==> flow/design.v <==
module recv_top #(
    parameter logic [47:0] DEST_MAC_ADDR = 48'h00_0a_95_9d_68_16
) (
    output logic [7:0] out,
    output logic vld,
    output logic rdy,
    input logic [7:0] data,
    input logic start,
    input logic clk,
    input logic rst
);
  localparam logic [15:0] PreambleLength = 16'h7;
  localparam logic [15:0] SFDLength = 16'h1;
  localparam logic [15:0] MACLength = 16'h6;
  localparam logic [15:0] PLLenLength = 16'h2;
  localparam logic [15:0] FCSLength = 16'h4;
  localparam logic [7:0] PreambleOctet = 8'b1010_1010;
  localparam logic [7:0] SFDOctet = 8'b1010_1011;
  typedef enum logic [3:0] {
    IDLE,
    PREAMBLE,
    SFD,
    MACDST,
    MACSRC,
    PLLEN,
    PL,
    FCS,
    SUCCESS,
    ERROR
  } state_t;
  logic [15:0] payload_length, state_counter;
  logic [7:0] data_q, data_q1, data_q2, data_q3, data_q4, data_q5, data_q6;
  logic [7:0] lrc;
  logic [3:0] state, next_state, last_state;
  always_ff @(posedge clk) begin : stateCounter
    if (rst || state != next_state) begin
      state_counter <= 16'h0;
    end else begin
      state_counter <= state_counter + 16'h1;
    end
  end
  always_ff @(posedge clk) begin : stateRegister
    if (rst) begin
      last_state <= IDLE;
      state <= IDLE;
    end else begin
      last_state <= state;
      state <= next_state;
    end
  end
  always_comb begin : nextStateLogic
    case (state)
      IDLE: begin
        if (start) begin
          next_state = PREAMBLE;
        end else begin
          next_state = state;
        end
      end
      PREAMBLE: begin
        if (data_q != PreambleOctet) begin
          next_state = ERROR;
        end else if (state_counter >= PreambleLength - 16'h1) begin
          next_state = SFD;
        end else begin
          next_state = state;
        end
      end
      SFD: begin
        if (data_q != SFDOctet) begin
          next_state = ERROR;
        end else if (state_counter >= SFDLength - 16'h1) begin
          next_state = MACDST;
        end else begin
          next_state = state;
        end
      end
      MACDST: begin
        if (data_q != DEST_MAC_ADDR[(5-state_counter)*8+:8]) begin
          next_state = IDLE;
        end else if (state_counter >= MACLength - 16'h1) begin
          next_state = MACSRC;
        end else begin
          next_state = state;
        end
      end
      MACSRC: begin
        if (state_counter >= MACLength - 16'h1) begin
          next_state = PLLEN;
        end else begin
          next_state = state;
        end
      end
      PLLEN: begin
        if (state_counter >= PLLenLength - 16'h1) begin
          next_state = PL;
        end else begin
          next_state = state;
        end
      end
      PL: begin
        if (state_counter >= payload_length - 16'h1) begin
          next_state = FCS;
        end else begin
          next_state = state;
        end
      end
      FCS: begin
        if (data_q != (lrc ^ 8'hFF) + 1) begin
          next_state = ERROR;
        end else if (state_counter >= FCSLength - 16'h1) begin
          next_state = SUCCESS;
        end else begin
          next_state = state;
        end
      end
      SUCCESS: next_state = IDLE;
      ERROR:   next_state = IDLE;
      default: next_state = IDLE;
    endcase
  end
  always_comb begin : outputLogic
    case (state)
      IDLE: begin
        out = 8'h0;
        vld = 1'b0;
        rdy = 1'b1;
      end
      PREAMBLE, SFD, MACDST, MACSRC: begin
        out = 8'h0;
        vld = 1'b0;
        rdy = 1'b0;
      end
      PLLEN: begin
        out = data_q6;
        vld = 1'b1;
        rdy = 1'b0;
      end
      PL: begin
        out = (state_counter >= 4) ? data_q4 : data_q6;
        vld = 1'b1;
        rdy = 1'b0;
      end
      FCS: begin
        out = data_q4;
        vld = 1'b1;
        rdy = 1'b0;
      end
      SUCCESS: begin
        out = 8'h0;
        vld = 1'b1;
        rdy = 1'b0;
      end
      ERROR: begin
        out = {4'hF, last_state};
        vld = 1'b1;
        rdy = 1'b0;
      end
      default: begin
        out = 8'h0;
        vld = 1'b0;
        rdy = 1'b0;
      end
    endcase
  end
  always_ff @(posedge clk) begin : delayLogic
    if (!rst && (state == MACSRC || state == PLLEN || state == PL || state == FCS)) begin
      data_q  <= data;
      data_q1 <= data_q;
      data_q2 <= data_q1;
      data_q3 <= data_q2;
      data_q4 <= data_q3;
      data_q5 <= data_q4;
      data_q6 <= data_q5;
    end else if (!rst) begin
      data_q  <= data;
      data_q1 <= 8'h0;
      data_q2 <= 8'h0;
      data_q3 <= 8'h0;
      data_q4 <= 8'h0;
      data_q5 <= 8'h0;
      data_q6 <= 8'h0;
    end else begin
      data_q  <= 8'h0;
      data_q1 <= 8'h0;
      data_q2 <= 8'h0;
      data_q3 <= 8'h0;
      data_q4 <= 8'h0;
      data_q5 <= 8'h0;
      data_q6 <= 8'h0;
    end
  end
  always_ff @(posedge clk) begin : payloadLengthLogic
    if (!rst && (state == PLLEN)) begin
      payload_length[(1-state_counter)*8+:8] <= data_q;
    end else if (!rst && (state == PL)) begin
      payload_length <= payload_length;
    end else begin
      payload_length <= 16'h0;
    end
  end
  always_ff @(posedge clk) begin : lrcLogic
    if (!rst && (state == MACDST || state == MACSRC || state == PLLEN || state == PL)) begin
      lrc <= lrc + data_q;
    end else if (!rst && state == FCS) begin
      lrc <= lrc;
    end else begin
      lrc <= 8'h0;
    end
  end
endmodule
==> Step by step through the tools: recv_top <==
What the tools print for recv_top, step after step.
Line numbers count from 1 in the design file above.
Operators carry their Yosys type and port widths (W data, S select, Z words).
Cell names lack the library's common part.
{ "design": {"top_module": "recv_top", "clk_port": "clk", "lib": "sky130hd", "corner": "tt_025C_1v80"} }

==> Elaborated design <==
Yosys after proc, flatten, opt, wreduce and memory -nomap, before mapping. Memory bits, and registers merged into a memory's read port (data or address), are not among the register bits. Print and check cells are not counted. Equal cells are merged and count once.
{ "word_totals": {"word_cells": 87, "out_inout_bits": 10, "input_bits": 11, "reg_bits": 104} }
{ "op_classes": {"n_eq": 16, "compare": 7, "reduce_and_logical": 15, "logic": 4, "shift": 3, "mux": 23, "n_addsub": 7} }
{ "ops": {"columns": ["cell", "count"], "rows": [
  ["$ge A16 B3 Y1 const B", 3],
  ["$shiftx A48 B20 Y8 const A", 1],
  ["$mux W4", 12],
  ["$mux W8", 5],
  ["$neg A32 Y33", 1],
  ["$shift A8 B33 Y16", 1],
  ["$shift A8 B33 Y16 const A", 1],
  ["$ge A16 B1 Y1 const B", 2],
  ["$pmux W8 S4", 1],
  ["$pmux W4 S8", 1],
  ["$mux W16", 2],
  ["$sub A1 B16 Y17 const A", 1],
  ["$sub A3 B16 Y17 const A", 1],
  ["$add A16 B1 Y16 const B", 1],
  ["$sub A16 B1 Y16 const B", 1],
  ["$ge A16 B16 Y1", 1],
  ["$and A16 B16 Y16", 1],
  ["$or A16 B16 Y16", 1],
  ["$ge A16 B2 Y1 const B", 1],
  ["$not A16 Y16", 1],
  ["$eq A4 B3 Y1 const B", 4],
  ["$ne A8 B8 Y1 const B", 2],
  ["$add A8 B1 Y9 const B", 1],
  ["$ne A8 B9 Y1", 1],
  ["$eq A4 B2 Y1 const B", 2],
  ["$eq A4 B4 Y1 const B", 2],
  ["$add A8 B8 Y8", 1],
  ["$ne A8 B8 Y1", 1]
]} }
Other operator kinds: 10; their cells: 22.

==> Longest topological paths <==
Depth = most cells in a row (Yosys ltp): at word level without a register or memory, in the mapped netlist without a sequential cell, where the memories' decode and read muxes count.
{ "logic_depth": {"depth_word": 7, "abc_area": 0, "ltp_mapped": 16, "depth_no_buf": 15} }

==> Synthesis result <==
The flow's flattened synthesis, as Yosys stat reports it; memories are mapped. The netlist is that of the ABC_AREA named above (0 if unset); the other value can give another one.
{ "by_type": {"columns": ["cell", "count", "area_total_um2"], "rows": [
  ["dfxtp_1", 80, 1.6E+03],
  ["edfxtp_1", 24, 720.691],
  ["ha_1", 32, 400.384],
  ["and2_1", 47, 294.032],
  ["xor2_1", 27, 236.477],
  ["nor2_1", 58, 217.709],
  ["xnor2_1", 24, 210.202],
  ["mux2i_1", 19, 190.182],
  ["nor2b_1", 18, 112.608],
  ["nor3_1", 20, 100.096],
  ["nand2_1", 26, 97.594],
  ["a21oi_1", 16, 80.077],
  ["nor2_2", 11, 68.816],
  ["o21ai_0", 13, 65.062],
  ["clkbuf_1", 16, 60.058],
  ["nand3_1", 12, 60.058],
  ["inv_1", 15, 56.304],
  ["nor4_1", 9, 56.304]
]} }
Other cell types: 48; their cells: 110.
{ "mapped": {"sequential_area_um2": 2322.2, "cell_count": 577, "synth_area_um2": 5560.3, "n_buf": 24, "ff_cells": 104} }

==> Timing after synthesis <==
OpenSTA on the mapped netlist: ideal clock, no wires. The path of least setup slack (recovery checks aside). Input and output delay are each 20% of the period. Register names are those of the netlist, which keeps one name where synthesis merged equal registers.
{ "synth_timing": {"path_type": "reg2reg", "from": "register payload_length[4]", "to": "register state_counter[11]", "setup_time_ps": 62, "stages": 17, "slack_ps": 26, "path_delay_ps": 3214, "arrival_ps": 3152, "required_time_ps": 3178, "tclk_ps": 3240, "launch_ps": 0, "n_path_buf": 1, "synth_period_reached_ps": 3214} }
"path_delay_ps" is the arrival time less input delay plus setup time.
"stages": output pins that drive a net of the path, with the launching flip-flop's if there is one; two outputs of one cell count as two.
"synth_period_reached_ps" is the clock period less the worst setup slack; recovery checks do not enter. This is arithmetic on one report: input and output delays are still those of the set period (20% each).
The rows between start and end are the longest chain of elaborated cells between them; the timing report does not say that the signal goes this way. Where chains are equally long, one stands for them.
Each line given opens the expression or statement behind the cell; cells for indexed reads and writes are added by Yosys, which also makes memories of some case tables.
Where a signal picks the word or bit written, the line may be left out of the assigning lines.
{ "synth_between": {"cell_sequence": "edfxtp_1 -> nor3_1 -> nand2b_1 -> nor4_1 -> nand2_1 -> or2_2 -> nor4_1 -> xnor2_1 -> ha_1 -> a21oi_1 -> o21ai_0 -> a22oi_1 -> nand3_1 -> a211oi_2 -> o211ai_4 -> buf_6 -> nor2_2", "elab_chain_cells": 6, "cone_cells": 6, "lines_between": 3, "cone_classes": "add/sub: 1; compare: 1; eq/ne: 1; mux: 2; reduce/logical: 1"} }
{ "synth_rtl": {"columns": ["item", "line_no", "rtl"], "rows": [
  ["from (decl)", 31, "logic [15:0] payload_length, state_counter;"],
  ["from (assign)", 197, "payload_length <= payload_length;"],
  ["from (assign)", 199, "payload_length <= 16'h0;"],
  ["$sub A16 B1 Y16", 102, "if (state_counter >= payload_length - 16'h1) begin"],
  ["$ge A16 B16 Y1", 102, null],
  ["$mux W4", 102, null],
  ["$pmux W4 S8", 52, "case (state)"],
  ["$ne A4 B4 Y1", 36, "if (rst || state != next_state) begin"],
  ["$logic_or A1 B1 Y1", 36, null],
  ["to (assign)", 37, "state_counter <= 16'h0;"],
  ["to (assign)", 39, "state_counter <= state_counter + 16'h1;"],
  ["to (decl)", 31, null]
]} }

==> Timing after layout <==
From the final timing report of record 2: the path of least setup slack in the routed layout; clock arrival at registers is part of the times.
The path's times are printed in steps of 10 ps; the period is the one set.
{ "layout_timing": {"path_type": "reg2reg", "from": "register payload_length[2]", "to": "register state_counter[6]", "setup_time_ps": 70, "n_path_buf": 1, "slack_ps": 70, "stages": 17, "launch_ps": 360, "required_time_ps": 3970, "tclk_ps": 3690, "arrival_ps": 3900} }
The rows between start and end are the longest chain of elaborated cells between them; the timing report does not say that the signal goes this way. Where chains are equally long, one stands for them.
Where a signal picks the word or bit written, the line may be left out of the assigning lines.
{ "layout_between": {"cell_sequence": "edfxtp_1 -> nor3_2 -> nand2b_1 -> nor4_2 -> nand2_1 -> or2_4 -> nor4_4 -> xnor2_1 -> ha_1 -> a21oi_1 -> o21ai_0 -> a22oi_1 -> nand3_1 -> a211oi_4 -> buf_4 -> o211ai_4 -> nor2_1", "elab_chain_cells": 6, "cone_cells": 6, "lines_between": 3, "cone_classes": "add/sub: 1; compare: 1; eq/ne: 1; mux: 2; reduce/logical: 1"} }
{ "layout_rtl": {"columns": ["item", "line_no", "rtl"], "rows": [
  ["from (decl)", 31, "logic [15:0] payload_length, state_counter;"],
  ["from (assign)", 197, "payload_length <= payload_length;"],
  ["from (assign)", 199, "payload_length <= 16'h0;"],
  ["$sub A16 B1 Y16", 102, "if (state_counter >= payload_length - 16'h1) begin"],
  ["$ge A16 B16 Y1", 102, null],
  ["$mux W4", 102, null],
  ["$pmux W4 S8", 52, "case (state)"],
  ["$ne A4 B4 Y1", 36, "if (rst || state != next_state) begin"],
  ["$logic_or A1 B1 Y1", 36, null],
  ["to (assign)", 37, "state_counter <= 16'h0;"],
  ["to (assign)", 39, "state_counter <= state_counter + 16'h1;"],
  ["to (decl)", 31, null]
]} }

# Flow runs of recv_top

Measured data: module recv_top, platform sky130hd, 2 stored runs of the flow under differing settings, order arbitrary. Input and output delays are each 20% of the period that was set; the output load is 0.01 pF.
"worstPathTime_ps" means the part of the period allowed to the worst setup path (the constraints hold back 20% at inputs and 20% at outputs) less its slack; where the path has registers, the arrival times of their clocks count too.
By "fin_power_mw" is meant OpenSTA's value without simulated activity: inputs other than the clock are taken to toggle once in ten clock periods, and the tool carries that through the logic.
"worstPathTime_ps" is given in steps of 10 ps.

Record 1
==> flow/run.sh <==
#!/bin/bash
# the make line also repeats the synthesis and layout settings of config.mk as NAME=value (left out here)
make -C /OpenROAD-flow-scripts/flow DESIGN_CONFIG=/design/flow/config.mk WORK_HOME=/design/flow/orfs CLKGATE_MAP_FILE= finish
==> flow/config.mk <==
export PLATFORM = sky130hd
export DESIGN_NAME = recv_top
export DESIGN_NICKNAME = recv_top
export VERILOG_FILES = /design/flow/design.v
export SDC_FILE = /design/flow/constraint.sdc
export NUM_CORES = 4
export LEC_CHECK = 0
export ABC_AREA = 1
export CAP_MARGIN = 20
export CELL_PAD_IN_SITES_DETAIL_PLACEMENT = 2
export CELL_PAD_IN_SITES_GLOBAL_PLACEMENT = 3
export CORE_MARGIN = 8
export CORE_UTILIZATION = 62
export CTS_CLUSTER_DIAMETER = 127
export GPL_TIMING_DRIVEN = 0
export MAX_ROUTING_LAYER = met5
export PLACE_DENSITY_LB_ADDON = 0.2
export SLEW_MARGIN = 5
==> flow/constraint.sdc <==
create_clock -name core_clock -period 4.14 [get_ports {clk}]
set_input_delay 0.8280 -clock core_clock [delete_from_list [all_inputs] [get_ports {clk}]]
set_output_delay 0.8280 -clock core_clock [all_outputs]
set_load 0.01 [all_outputs]

==> results of record 1, as JSON <==
{
  "outcome": "stopped before the end: placement reported FLW-0024"
}

Record 2
==> flow/run.sh <==
#!/bin/bash
# the make line also repeats the synthesis and layout settings of config.mk as NAME=value (left out here)
make -C /OpenROAD-flow-scripts/flow DESIGN_CONFIG=/design/flow/config.mk WORK_HOME=/design/flow/orfs CLKGATE_MAP_FILE= finish
==> flow/config.mk <==
export PLATFORM = sky130hd
export DESIGN_NAME = recv_top
export DESIGN_NICKNAME = recv_top
export VERILOG_FILES = /design/flow/design.v
export SDC_FILE = /design/flow/constraint.sdc
export NUM_CORES = 4
export LEC_CHECK = 0
export CAP_MARGIN = 20
export CORE_MARGIN = 2
export CORE_UTILIZATION = 34
export SLEW_MARGIN = 20
==> flow/constraint.sdc <==
create_clock -name core_clock -period 3.69 [get_ports {clk}]
set_input_delay 0.7380 -clock core_clock [delete_from_list [all_inputs] [get_ports {clk}]]
set_output_delay 0.7380 -clock core_clock [all_outputs]
set_load 0.01 [all_outputs]

==> results of record 2, as JSON <==
{
  "total_die_area_um2": 17392.3,
  "fin_hold_ws_ps": 425,
  "post_synth_area_um2": 5560.3,
  "fin_power_mw": 2.377,
  "timing.setup.ws_ps": 70,
  "setup_tns_ps": 0,
  "worstPathTime_ps": 3620,
  "timing.worst_path_kind": "reg2reg",
  "utilization_pct": 40.6
}
